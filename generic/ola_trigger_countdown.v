==> flow/design.v <==
module ola_trigger_countdown(reset, clock,
							 in_valid,
							 in_run,
							 in_setup,
							 in_value,
							 out_expired
							 );
   parameter width = 32;
   input reset, clock;
   input             in_valid;
   input             in_run;
   input             in_setup;
   input [width-1:0] in_value;
   output 			 out_expired;
   reg [width-1:0] counter;
   reg 			   expired;
   wire 		   out_expired = expired;
   always @(posedge clock or posedge reset)
	 if(reset)
	   begin
		  counter <= 0;
		  expired <= 0;
	   end
	 else
	   if(in_valid && in_run)
		 begin
			if(counter == 1)
			  expired <= 1;
			else
			  expired <= 0;
			if(in_setup)
			  counter <= in_value;
			else
			  counter <= counter - 1;
		 end
endmodule  
# Tool chain data of ola_trigger_countdown
# Tool output for the design above, in the order of the flow.
# Line numbers count from 1 in the design file above.
# The mark -- stands for no value.
# design
top_module	ola_trigger_countdown
clock_port	clock
lib	sky130hd
lib_corner	tt_025C_1v80

# Elaborated design
# Source: Yosys, flattened and elaborated, memories not mapped. Widths are those after wreduce; folded enables and synchronous resets count as part of the registers. Registers that Yosys merges into a memory's read port (data or address) are not register bits. Print and check cells do not count. Equal cells are merged and count once.
# bits
regBits	33
wordCells	7
input_bits	37
out_inout_bits	1
# op_classes
addsub	1
n_reduce_logical	1
n_eq	1
muxes	2
# ops
op	n
subtractor 32 x 1 -> 32 bit (second input constant)	1
equality test 32 x 1 -> 1 bit (second input constant)	1
two-way mux 32 bit	1
logical AND 1 bit	1
two-way mux 1 bit	1

# Longest topological paths
# Depth = most cells in a row (Yosys ltp): at word level without a register or memory, in the mapped netlist without a sequential cell, where the memories' decode and read muxes count.
# depth
depth_word	2
abc_area	0
depth_mapped	8

# Mapped cells and area
# The flow's flattened synthesis, as Yosys stat reports it; memories are mapped. The netlist is that of the ABC_AREA named above (0 if unset); the other value can give another one.
# types
cell_type	n	type_area_um2
sky130_fd_sc_hd__dfrtp_1	33	825.792
sky130_fd_sc_hd__nor3_1	30	150.144
sky130_fd_sc_hd__nand3_1	23	115.11
sky130_fd_sc_hd__a21oi_1	20	100.096
sky130_fd_sc_hd__o21ai_0	18	90.086
sky130_fd_sc_hd__nor2_1	23	86.333
sky130_fd_sc_hd__clkbuf_1	22	82.579
sky130_fd_sc_hd__nand2_1	20	75.072
sky130_fd_sc_hd__nor4_1	12	75.072
sky130_fd_sc_hd__and3_1	9	56.304
sky130_fd_sc_hd__nand4_1	9	56.304
sky130_fd_sc_hd__or4_1	6	45.043
sky130_fd_sc_hd__o2bb2ai_1	5	43.792
sky130_fd_sc_hd__a311o_1	4	40.038
sky130_fd_sc_hd__inv_1	10	37.536
sky130_fd_sc_hd__o211ai_1	5	37.536
sky130_fd_sc_hd__nor2b_1	5	31.28
sky130_fd_sc_hd__and4_1	3	26.275
# Other cell types: 34; their cells: 49.
# mapped
n_buf	25
synth_area_um2	2374.8
cells	306
ff_cells	33

# Path before layout
# OpenSTA on the mapped netlist: ideal clock, no wires. The path of least setup slack (recovery checks aside). Input and output delay are each 20% of the period. Register names are those of the netlist, which keeps one name where synthesis merged equal registers.
# synth_path
path_kind	register to register
start	reg counter[11]
end	reg counter[25]
clock_period_ns	2.5
driving_pins	6
delay_ns	2.342
arrival_ns	2.216
required_time_ns	2.374
path_buffers	1
slack_ns	0.158
synth_period_reached_ns	2.342
# "delay_ns" = arrival - input delay + setup time.
# "driving_pins" counts driving pins, that of a launching flip-flop among them; a cell with two outputs on the path counts twice.
# "synth_period_reached_ns" = period - worst setup slack (recovery checks aside). The figure is calculated, with input and output delays left at 20% of the set period.
# Between the ends stands the longest chain of elaborated cells between them, by number of cells; it is not shown to be the way that was timed. Of several equally long chains one is given.
# A line is the first line of the expression or statement that the cell stems from. Yosys adds cells for indexed reads and writes and turns some case tables into memories.
# At most two assigning lines are given for a register; there are more.
# synth_between
cell_sequence	sky130_fd_sc_hd__dfrtp_1 sky130_fd_sc_hd__or4_1 sky130_fd_sc_hd__buf_2 sky130_fd_sc_hd__or4_4 sky130_fd_sc_hd__o311a_1 sky130_fd_sc_hd__a311o_1
elab_chain_len	2
cone_cells	2
lines_between	2
cone_classes	add/sub (1); mux (1)
# synth_rtl
item	line_no	rtl
start, declared	15	reg [width-1:0] counter;
start, assigned	32	counter <= in_value;
start, assigned	34	counter <= counter - 1;
subtractor 32 x 1 -> 32 bit	34
two-way mux 32 bit	31	if(in_setup)
end, assigned	32
end, assigned	34
end, declared	15

# Worst path after layout
# From the final timing report of flow run A: the path of least setup slack in the routed layout; clock arrival at registers is part of the times.
# layout_path
path_kind	register to register
start	reg counter[0]
end	reg counter[29]
required_time_ns	2.63
driving_pins	7
clock_period_ns	2.45
arrival_ns	2.35
slack_ns	0.27
path_buffers	2
# Between the ends stands the longest chain of elaborated cells between them, by number of cells; it is not shown to be the way that was timed. Of several equally long chains one is given.
# At most two assigning lines are given for a register; there are more.
# layout_between
cell_sequence	sky130_fd_sc_hd__dfrtp_1 sky130_fd_sc_hd__or4_4 sky130_fd_sc_hd__buf_6 sky130_fd_sc_hd__nor4_2 sky130_fd_sc_hd__buf_4 sky130_fd_sc_hd__nand4b_1 sky130_fd_sc_hd__mux2_2
elab_chain_len	2
cone_cells	2
lines_between	2
cone_classes	add/sub (1); mux (1)
# layout_rtl
item	line_no	rtl
start, declared	15	reg [width-1:0] counter;
start, assigned	32	counter <= in_value;
start, assigned	34	counter <= counter - 1;
subtractor 32 x 1 -> 32 bit	34
two-way mux 32 bit	31	if(in_setup)
end, assigned	32
end, assigned	34
end, declared	15

# Below are 2 stored runs of the flow (Yosys, OpenROAD; platform sky130hd) on ola_trigger_countdown, each with its settings and what was measured, unordered. Constraints: input delay and output delay 20% of the set period each, output load 0.01 pF.
# "worst_path_time_ns" means the part of the period allowed to the worst setup path (the constraints hold back 20% at inputs and 20% at outputs) less its slack; where the path has registers, the arrival times of their clocks count too.
# "fin_power_mw" rests on the timing tool's default activity at the inputs, not on a simulated workload.
# A setting shown as n/a is not set for that run.
# Results: n/a = not shown.
item,flow run A,flow run B
period_ns,2.45,2.52
CORE_UTILIZATION,54,52
SETUP_SLACK_MARGIN,0.4,0.16
PLACE_DENSITY,0.36,n/a
HOLD_SLACK_MARGIN,0.03,n/a
TNS_END_PERCENT,10,55
ABC_AREA,0,n/a
GPL_TIMING_DRIVEN,1,0
CTS_CLUSTER_SIZE,21,n/a
CTS_CLUSTER_DIAMETER,242,n/a
SLEW_MARGIN,15,10
MIN_ROUTING_LAYER,met1,n/a
CAP_MARGIN,20,20
CORE_MARGIN,2,2
PLACE_DENSITY_LB_ADDON,n/a,0.01
CORE_ASPECT_RATIO,n/a,0.54
CELL_PAD_IN_SITES_DETAIL_PLACEMENT,n/a,2
MAX_ROUTING_LAYER,n/a,met5
fin_power_mw,1.715,n/a
final_hold_ws_ns,0.515,n/a
worst_setup_slack_ns,0.275,n/a
die_area_um2,4944.2,n/a
fin_tns_ns,0.000,n/a
synthesis_area_um2,2374.8,n/a
layout_stdcell_area_um2,3069.2,n/a
worst_path_time_ns,2.18,n/a
worst_setup_path_type,register to register,n/a
# Flow run B: no results, placement failed with DPL-0033
